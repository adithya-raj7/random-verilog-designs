==> flow/design.v <==
module logic_gate_mux(
  clk,
  reset,
  en,
  gate_type,
  no_of_inp,
  op1,
  op2,
  op3,
  op4,
  op_ack_in_pulse,
  final_inp_ack,
  out,
  op_ack_out,
  time_lim_err,
  inp_num_err,
  err_clr
);
  localparam [3:0] IDLE          = 4'b0000;
  localparam [3:0] GATE_SELECT   = 4'b0001;
  localparam [3:0] AND           = 4'b0010;
  localparam [3:0] OR            = 4'b0011;
  localparam [3:0] NOT           = 4'b0100;
  localparam [3:0] NAND          = 4'b0101;
  localparam [3:0] NOR           = 4'b0110;
  localparam [3:0] XOR           = 4'b0111;
  localparam [3:0] XNOR          = 4'b1000;
  localparam [3:0] ERROR         = 4'b1001;
  localparam [3:0] RESULT        = 4'b1010;
  input            clk;                                      
  input            reset;                                    
  input            en;                                       
  input  [3:0]     gate_type;                                
  input  [1:0]     no_of_inp;                                
  input            op1;                                      
  input            op2;                                      
  input            op3;                                      
  input            op4;                                      
  input            op_ack_in_pulse;                          
  input            final_inp_ack;                            
  input            err_clr;                                  
  output           out;                                      
  output           time_lim_err;                             
  output           op_ack_out;                               
  output [1:0]     inp_num_err;                              
  reg    [3:0]     state;
  reg    [3:0]     nxt_state;
  reg              out;
  reg              nxt_out;
  reg              time_lim_err;
  reg              nxt_time_lim_err;
  reg              op_ack_out;
  reg              nxt_op_ack_out;
  reg    [3:0]     count;                                    
  reg    [3:0]     nxt_count;
  reg    [1:0]     inp_num_err;
  reg    [1:0]     nxt_inp_num_err;
  reg              cnt_en;                                   
  reg              nxt_cnt_en;
  wire   [3:0]     gate_type;
  wire   [1:0]     no_of_inp;
  wire             op1;
  wire             op2;
  wire             op3;
  wire             op4;
  wire             clk;
  wire             reset;
  wire             en;
  wire             op_ack_in;
  wire             final_inp_ack;
  wire             err_clr;
  always @(*)
  begin
    nxt_state             = state;
    nxt_out               = out;
    nxt_count             = 4'd0;
    nxt_time_lim_err      = time_lim_err;
    nxt_op_ack_out        = op_ack_out;
    nxt_inp_num_err       = inp_num_err;
    nxt_cnt_en            = cnt_en;
    if(count==4'b1111)                                      
    begin
      nxt_time_lim_err    = 1'b1;                           
      nxt_count           = 4'd0;
    end
    else
    begin
      if(op_ack_in_pulse)                                   
      begin
        nxt_count         = 4'd0;
      end
      else if(cnt_en)                                       
      begin
        nxt_count         = count + 1'b1;
      end
    end
    case (state)
      IDLE:
      begin
        if(en)
        begin
          nxt_state       = GATE_SELECT;
          nxt_cnt_en      = 1'b1;                           
        end
      end
      GATE_SELECT :
      begin
        if (time_lim_err)                                   
        begin
          nxt_state       = ERROR;
        end
        if (gate_type==AND&&final_inp_ack)                  
        begin
          nxt_state       = AND;
        end
        if (gate_type==OR&&final_inp_ack)                   
        begin
          nxt_state       = OR;
        end
        if (gate_type==NOT&&final_inp_ack)                  
        begin
          nxt_state       = NOT;
        end
        if (gate_type==NAND&&final_inp_ack)                 
        begin
          nxt_state       = NAND;
        end
        if (gate_type==NOR&&final_inp_ack)                  
        begin
          nxt_state       = NOR;
        end
        if (gate_type==XOR&&final_inp_ack)                  
        begin
          nxt_state       = XOR;
        end
        if (gate_type==XNOR&&final_inp_ack)                 
        begin
          nxt_state       = XNOR;
        end
      end
      AND :
      begin
        if(no_of_inp==2'b00)
        begin
          nxt_inp_num_err = 2'b10;                          
          nxt_state       = ERROR;
        end
        if(no_of_inp==2'b01)
        begin
          nxt_out         = op1&op2;
          nxt_state       = RESULT;
        end
        if(no_of_inp==2'b10)
        begin
          nxt_out         = op1&op2&op3;
          nxt_state       = RESULT;
        end
        if(no_of_inp==2'b11)
        begin
          nxt_out         = op1&op2&op3&op4;
          nxt_state       = RESULT;
        end
      end
      OR :
      begin
        if(no_of_inp==2'b00)
        begin
          nxt_inp_num_err = 2'b10;
          nxt_state       = ERROR;
        end
        if(no_of_inp==2'b01)
        begin
          nxt_out         = op1|op2;
          nxt_state       = RESULT;
        end
        if(no_of_inp==2'b10)
        begin
          nxt_out         = op1|op2|op3;
          nxt_state       = RESULT;
        end
        if(no_of_inp==2'b11)
        begin
          nxt_out         = op1|op2|op3|op4;
          nxt_state       = RESULT;
        end
      end
      NOT :
      begin
        if(no_of_inp!=2'b00)
        begin
          nxt_inp_num_err = 2'b01;                          
          nxt_state       = ERROR;
        end
        else
        begin
          nxt_out         = ~op1;
          nxt_state       = RESULT;
        end
      end
      NAND :
      begin
        if(no_of_inp==2'b00)
        begin
          nxt_inp_num_err = 2'b10;
          nxt_state       = ERROR;
        end
        if(no_of_inp==2'b01)
        begin
          nxt_out         = ~(op1&op2);
          nxt_state       = RESULT;
        end
        if(no_of_inp==2'b10)
        begin
          nxt_out         = ~(op1&op2&op3);
          nxt_state       = RESULT;
        end
        if(no_of_inp==2'b11)
        begin
          nxt_out         = ~(op1&op2&op3&op4);
          nxt_state       = RESULT;
        end
      end
      NOR :
      begin
        if(no_of_inp==2'b00)
        begin
          nxt_inp_num_err = 2'b10;
          nxt_state       = ERROR;
        end
        if(no_of_inp==2'b01)
        begin
          nxt_out         = ~(op1|op2);
          nxt_state       = RESULT;
        end
        if(no_of_inp==2'b10)
        begin
          nxt_out         = ~(op1|op2|op3);
          nxt_state       = RESULT;
        end
        if(no_of_inp==2'b11)
        begin
          nxt_out         = ~(op1|op2|op3|op4);
          nxt_state       = RESULT;
        end
      end
      XOR :
      begin
        if(no_of_inp==2'b00)
        begin
          nxt_inp_num_err = 2'b10;
          nxt_state       = ERROR;
        end
        if(no_of_inp==2'b01)
        begin
          nxt_out         = op1^op2;
          nxt_state       = RESULT;
        end
        if(no_of_inp==2'b10)
        begin
          nxt_out         = op1^op2^op3;
          nxt_state       = RESULT;
        end
        if(no_of_inp==2'b11)
        begin
          nxt_out         = op1^op2^op3^op4;
          nxt_state       = RESULT;
        end
      end
      XNOR :
      begin
        if(no_of_inp==2'b00)
        begin
          nxt_inp_num_err = 2'b10;
          nxt_state       = ERROR;
        end
        if(no_of_inp==2'b01)
        begin
          nxt_out         = ~(op1^op2);
          nxt_state       = RESULT;
        end
        if(no_of_inp==2'b10)
        begin
          nxt_out         = ~(op1^op2^op3);
          nxt_state       = RESULT;
        end
        if(no_of_inp==2'b11)
        begin
          nxt_out         = ~(op1^op2^op3^op4);
          nxt_state       = RESULT;
        end
      end
      RESULT :
      begin
        nxt_op_ack_out    = 1'b1;                           
        nxt_cnt_en        = 1'b0;                           
      end
      ERROR  :
      begin
        nxt_cnt_en        = 1'b0;                           
        nxt_time_lim_err  = 1'b0;                           
        nxt_inp_num_err   = 1'b0;
        if(err_clr)
        begin
          nxt_state       = IDLE;
        end
      end
    endcase
  end
  always @(posedge clk, negedge reset)
  begin
    if (!reset)
    begin
      state               <= IDLE;
      out                 <= 1'b0;
      count               <= 4'd0;
      time_lim_err        <= 1'b0;
      op_ack_out          <= 1'b0;
      inp_num_err         <= 2'b00;
      cnt_en              <= 1'b0;
    end
    else
    begin
      state               <= nxt_state;
      out                 <= nxt_out;
      count               <= nxt_count;
      time_lim_err        <= nxt_time_lim_err;
      op_ack_out          <= nxt_op_ack_out;
      inp_num_err         <= nxt_inp_num_err;
      cnt_en              <= nxt_cnt_en;
    end
  end
endmodule
From RTL to reports: logic_gate_mux
The steps from the RTL of logic_gate_mux to its reports follow in flow order.
Line numbers count from 1 in the design file above.
The mark n/a stands for no value.
- top: logic_gate_mux
- clock port: clk
- library: sky130hd
- corner: tt_025C_1v80

After elaboration
Yosys after proc, flatten, opt, wreduce and memory -nomap, before mapping. Memory bits, and registers merged into a memory's read port (data or address), are not among the register bits. Print and check cells are not counted. Equal cells are merged and count once.
- flip-flop bits (word level): 14
- bits of input ports: 16
- output and inout port bits at 5
- elaborated cells: 128
- $add $sub $neg: 1
- equality and inequality tests at 34
- mux-type cells at 46
- bitwise gates (word level) at 19
- reduce/logical cells at 21
- operators with widths (operator ; count):
    4-bit 2-to-1 mux ; 17
    4-bit by 3-bit equality test with 1-bit output (second input constant) ; 8
    4-bit inequality test (second input constant) ; 6
    1-bit 2-to-1 mux ; 22
    4-bit equality test (second input constant) ; 5
    4-bit parallel mux with 5-bit select ; 1
    4-bit by 2-bit equality test with 1-bit output (second input constant) ; 4
    1-bit NOT ; 10
    10-bit nonzero test ; 1
    9-bit inequality test (second input constant) ; 1
    2-bit inequality test (second input constant) ; 4
    8-bit AND reduction ; 1
    8-bit nonzero test ; 1
    1-bit logical AND ; 7
    7-bit nonzero test ; 1
    1-bit parallel mux with 7-bit select ; 1
    2-bit nonzero test ; 3
    6-bit OR reduction ; 1
    2-bit parallel mux with 3-bit select ; 1
    2-bit 2-to-1 mux ; 3
    5-bit by 1-bit inequality test with 1-bit output (second input constant) ; 1
    5-bit AND reduction ; 1
    2-bit equality test (second input constant) ; 2
    4-bit by 1-bit adder with 4-bit output (second input constant) ; 1
    4-bit by 1-bit equality test with 1-bit output (second input constant) ; 1
    4-bit logical NOT ; 1
    1-bit AND ; 3
    1-bit OR ; 3
Other operator kinds: 8; their cells: 10.

Longest topological paths
Longest topological path by Yosys (ltp), each cell counted once; first at word level (registers and memories cut), then after technology mapping (sequential cells cut; the memories' decode and read muxes count).
- noted depth after elaboration: 10
- ABC_AREA at 0
- depth in mapped cells: 6
- mapped depth without buffers: 6

Mapped cells and area
Source: synth_stat.txt of the flow (Yosys; design flattened, memories mapped). It holds for the ABC_AREA given above (unset counts as 0); a run with the other value may have another netlist.
- cells by type (cell type ; count ; area in all (um^2)):
    sky130_fd_sc_hd__dfrtp_1 ; 20 ; 500.48
    sky130_fd_sc_hd__mux2i_1 ; 6 ; 60.058
    sky130_fd_sc_hd__nor2_1 ; 14 ; 52.55
    sky130_fd_sc_hd__ha_1 ; 3 ; 37.536
    sky130_fd_sc_hd__nand2_1 ; 9 ; 33.782
    sky130_fd_sc_hd__nand2b_1 ; 5 ; 31.28
    sky130_fd_sc_hd__nand3_1 ; 6 ; 30.029
    sky130_fd_sc_hd__dfstp_2 ; 1 ; 26.275
    sky130_fd_sc_hd__inv_1 ; 6 ; 22.522
    sky130_fd_sc_hd__nand3b_1 ; 3 ; 22.522
    sky130_fd_sc_hd__o31ai_4 ; 1 ; 21.27
    sky130_fd_sc_hd__nor3_1 ; 4 ; 20.019
    sky130_fd_sc_hd__nor4_1 ; 3 ; 18.768
    sky130_fd_sc_hd__a21oi_1 ; 3 ; 15.014
    sky130_fd_sc_hd__buf_6 ; 1 ; 11.261
    sky130_fd_sc_hd__mux2_1 ; 1 ; 11.261
    sky130_fd_sc_hd__a222oi_1 ; 1 ; 10.01
    sky130_fd_sc_hd__a32o_1 ; 1 ; 10.01
Not listed: further types 21, cells in them 23.
- noted mapped cells: 111
- noted cell area after synthesis: 1098.6 um^2
- noted sequential area: 526.8 um^2
- noted flip-flops: 21
- buffers at 3

Timing after synthesis
OpenSTA on the mapped netlist: ideal clock, no wires. The path of least setup slack (recovery checks aside). Input and output delay are each 20% of the period. Register names are those of the netlist, which keeps one name where synthesis merged equal registers.
- path type: register to register
- from: register state
- to: register inp_num_err[0]
- period at 1.57 ns
- setup time at 0.121 ns
- launch time at the first pin: 0.000 ns
- arrival time: 1.282 ns
- data required time at 1.449 ns
- path slack: 0.167 ns
- delay of the path: 1.403 ns
- noted stages: 7
- buffers on the path at 1
- synthesis period reached at 1.403 ns
"delay of the path" = arrival - input delay + setup time.
"stages" counts driving pins, that of a launching flip-flop among them; a cell with two outputs on the path counts twice.
"synthesis period reached" = period - worst setup slack (recovery checks aside). The figure is calculated, with input and output delays left at 20% of the set period.
An end named without its bit number is one bit of that signal or, where synthesis recoded a state register, one of its new flip-flops.
The rows between start and end are the longest chain of elaborated cells between them; the timing report does not say that the signal goes this way. Where chains are equally long, one stands for them.
A line is the first line of the expression or statement that the cell stems from. Yosys adds cells for indexed reads and writes and turns some case tables into memories.
- cells stage by stage: sky130_fd_sc_hd__dfrtp_1 > sky130_fd_sc_hd__nor3_2 > sky130_fd_sc_hd__nand2_2 > sky130_fd_sc_hd__or2_1 > sky130_fd_sc_hd__buf_6 > sky130_fd_sc_hd__mux2i_1 > sky130_fd_sc_hd__a22o_1
- noted length of the longest elaborated chain: 4
- noted elaborated cells on any way between the ends: 14
- noted RTL lines with such cells: 1
- those cells by class: eq/ne (10); mux (1); reduce/logical (3)
- ends and longest elaborated chain, post-synthesis (item ; RTL line ; text):
    start, declared ; 46 ; reg    [3:0]     state;
    start, assigned ; 313 ; state               <= IDLE;
    start, assigned ; 323 ; state               <= nxt_state;
    4-bit equality test ; 97 ; case (state)
    6-bit OR reduction ; n/a ;
    2-bit by 1-bit inequality test with 1-bit output ; n/a ;
    3-bit AND reduction ; n/a ;
    end, assigned ; 318 ; inp_num_err         <= 2'b00;
    end, assigned ; 328 ; inp_num_err         <= nxt_inp_num_err;
    end, declared ; 45 ; output [1:0]     inp_num_err;

Worst path after layout
Path of least setup slack in the final report of run A (OpenROAD, finished layout, wires in). Where an end is a register, its clock arrival counts in the times.
- path type: input to register
- from: input no_of_inp[1]
- to: register out
- period at 2.48 ns
- external input delay: 0.50 ns
- setup time at 0.05 ns
- launch time at the first pin: 0.50 ns
- arrival time: 2.14 ns
- data required time at 2.74 ns
- path slack: 0.60 ns
- noted stages: 5
- buffers on the path at 1
The rows between start and end are the longest chain of elaborated cells between them; the timing report does not say that the signal goes this way. Where chains are equally long, one stands for them.
- cells stage by stage: sky130_fd_sc_hd__clkdlybuf4s50_1 > sky130_fd_sc_hd__nor2_1 > sky130_fd_sc_hd__nand3b_1 > sky130_fd_sc_hd__o32ai_1 > sky130_fd_sc_hd__a32o_1
- noted length of the longest elaborated chain: 5
- noted elaborated cells on any way between the ends: 32
- those cells by class: eq/ne (10); mux (20); reduce/logical (2)
- ends and longest elaborated chain, after layout (item ; RTL line ; text):
    start, declared ; 34 ; input  [1:0]     no_of_inp;
    2-bit by 1-bit equality test with 1-bit output ; 276 ; if(no_of_inp==2'b01)
    1-bit 2-to-1 mux ; 276 ;
    1-bit 2-to-1 mux ; 281 ; if(no_of_inp==2'b10)
    1-bit 2-to-1 mux ; 286 ; if(no_of_inp==2'b11)
    1-bit parallel mux with 7-bit select ; 97 ; case (state)
    end, assigned ; 314 ; out                 <= 1'b0;
    end, assigned ; 324 ; out                 <= nxt_out;
    end, declared ; 42 ; output           out;

Add stored flow runs of logic_gate_mux

Design logic_gate_mux on sky130hd. What follows are 2 stored runs of the flow, each under its own settings; their order means nothing. The constraints put input and output delay at 20% of the set period each and load the outputs with 0.01 pF.
"period achieved" means the clock period less the worst setup slack. The figure is calculated, with input and output delays left at 20% of the set period.
"time used up by the worst setup path": the worst setup path's part of the clock period (all of it between registers, 20% less for each end at a port) less its slack. A launch clock that arrives late makes it longer, a capture clock that arrives late makes it shorter.
By "overall power" is meant OpenSTA's value without simulated activity: inputs other than the clock are taken to toggle once in ten clock periods, and the tool carries that through the logic.

Run A

==> flow/run.sh <==
#!/bin/bash
# the make line also repeats the synthesis and layout settings of config.mk as NAME=value (left out here)
make -C /OpenROAD-flow-scripts/flow DESIGN_CONFIG=/design/flow/config.mk WORK_HOME=/design/flow/orfs CLKGATE_MAP_FILE= finish
==> flow/config.mk <==
export PLATFORM = sky130hd
export DESIGN_NAME = logic_gate_mux
export DESIGN_NICKNAME = logic_gate_mux
export VERILOG_FILES = /design/flow/design.v
export SDC_FILE = /design/flow/constraint.sdc
export NUM_CORES = 4
export LEC_CHECK = 0
export ABC_AREA = 0
export CAP_MARGIN = 20
export CORE_MARGIN = 4
export CORE_UTILIZATION = 68
export CTS_CLUSTER_SIZE = 94
export GPL_TIMING_DRIVEN = 1
export HOLD_SLACK_MARGIN = 0.14
export MAX_ROUTING_LAYER = met4
export MIN_ROUTING_LAYER = met2
export SLEW_MARGIN = 5
==> flow/constraint.sdc <==
create_clock -name core_clock -period 2.48 [get_ports {clk}]
set_input_delay 0.4960 -clock core_clock [delete_from_list [all_inputs] [get_ports {clk}]]
set_output_delay 0.4960 -clock core_clock [all_outputs]
set_load 0.01 [all_outputs]

Measured in run A:
- noted the die outline area: 2322.8 um^2
- time used up by the worst setup path: 1.39 ns
- worst setup path kind: input to register
- noted the cell area after synthesis: 1098.6 um^2
- standard-cell area after layout: 1330.0 um^2
- noted the overall power: 710.2 µW
- noted the setup TNS: 0.000 ns
- lowest setup slack at 0.598 ns
- period achieved: 1.882 ns
- final design utilization at 0.873

Run B

==> flow/run.sh <==
#!/bin/bash
# the make line also repeats the synthesis and layout settings of config.mk as NAME=value (left out here)
make -C /OpenROAD-flow-scripts/flow DESIGN_CONFIG=/design/flow/config.mk WORK_HOME=/design/flow/orfs CLKGATE_MAP_FILE= finish
==> flow/config.mk <==
export PLATFORM = sky130hd
export DESIGN_NAME = logic_gate_mux
export DESIGN_NICKNAME = logic_gate_mux
export VERILOG_FILES = /design/flow/design.v
export SDC_FILE = /design/flow/constraint.sdc
export NUM_CORES = 4
export LEC_CHECK = 0
export CAP_MARGIN = 5
export CELL_PAD_IN_SITES_DETAIL_PLACEMENT = 0
export CORE_ASPECT_RATIO = 0.63
export CORE_MARGIN = 4
export CORE_UTILIZATION = 34
export CTS_CLUSTER_SIZE = 100
export GPL_ROUTABILITY_DRIVEN = 1
export GPL_TIMING_DRIVEN = 1
export PLACE_DENSITY_LB_ADDON = 0.12
export SLEW_MARGIN = 20
export TNS_END_PERCENT = 75
==> flow/constraint.sdc <==
create_clock -name core_clock -period 1.37 [get_ports {clk}]
set_input_delay 0.2740 -clock core_clock [delete_from_list [all_inputs] [get_ports {clk}]]
set_output_delay 0.2740 -clock core_clock [all_outputs]
set_load 0.01 [all_outputs]

Measured in run B:
- noted the die outline area: 4228.8 um^2
- time used up by the worst setup path: 1.43 ns
- worst setup path kind: register to register
- noted the cell area after synthesis: 1098.6 um^2
- standard-cell area after layout: 1581.5 um^2
- noted the overall power: 1381 µW
- noted the setup TNS: -0.099 ns
- lowest setup slack at -0.056 ns
- period achieved: 1.426 ns
- final design utilization at 0.51
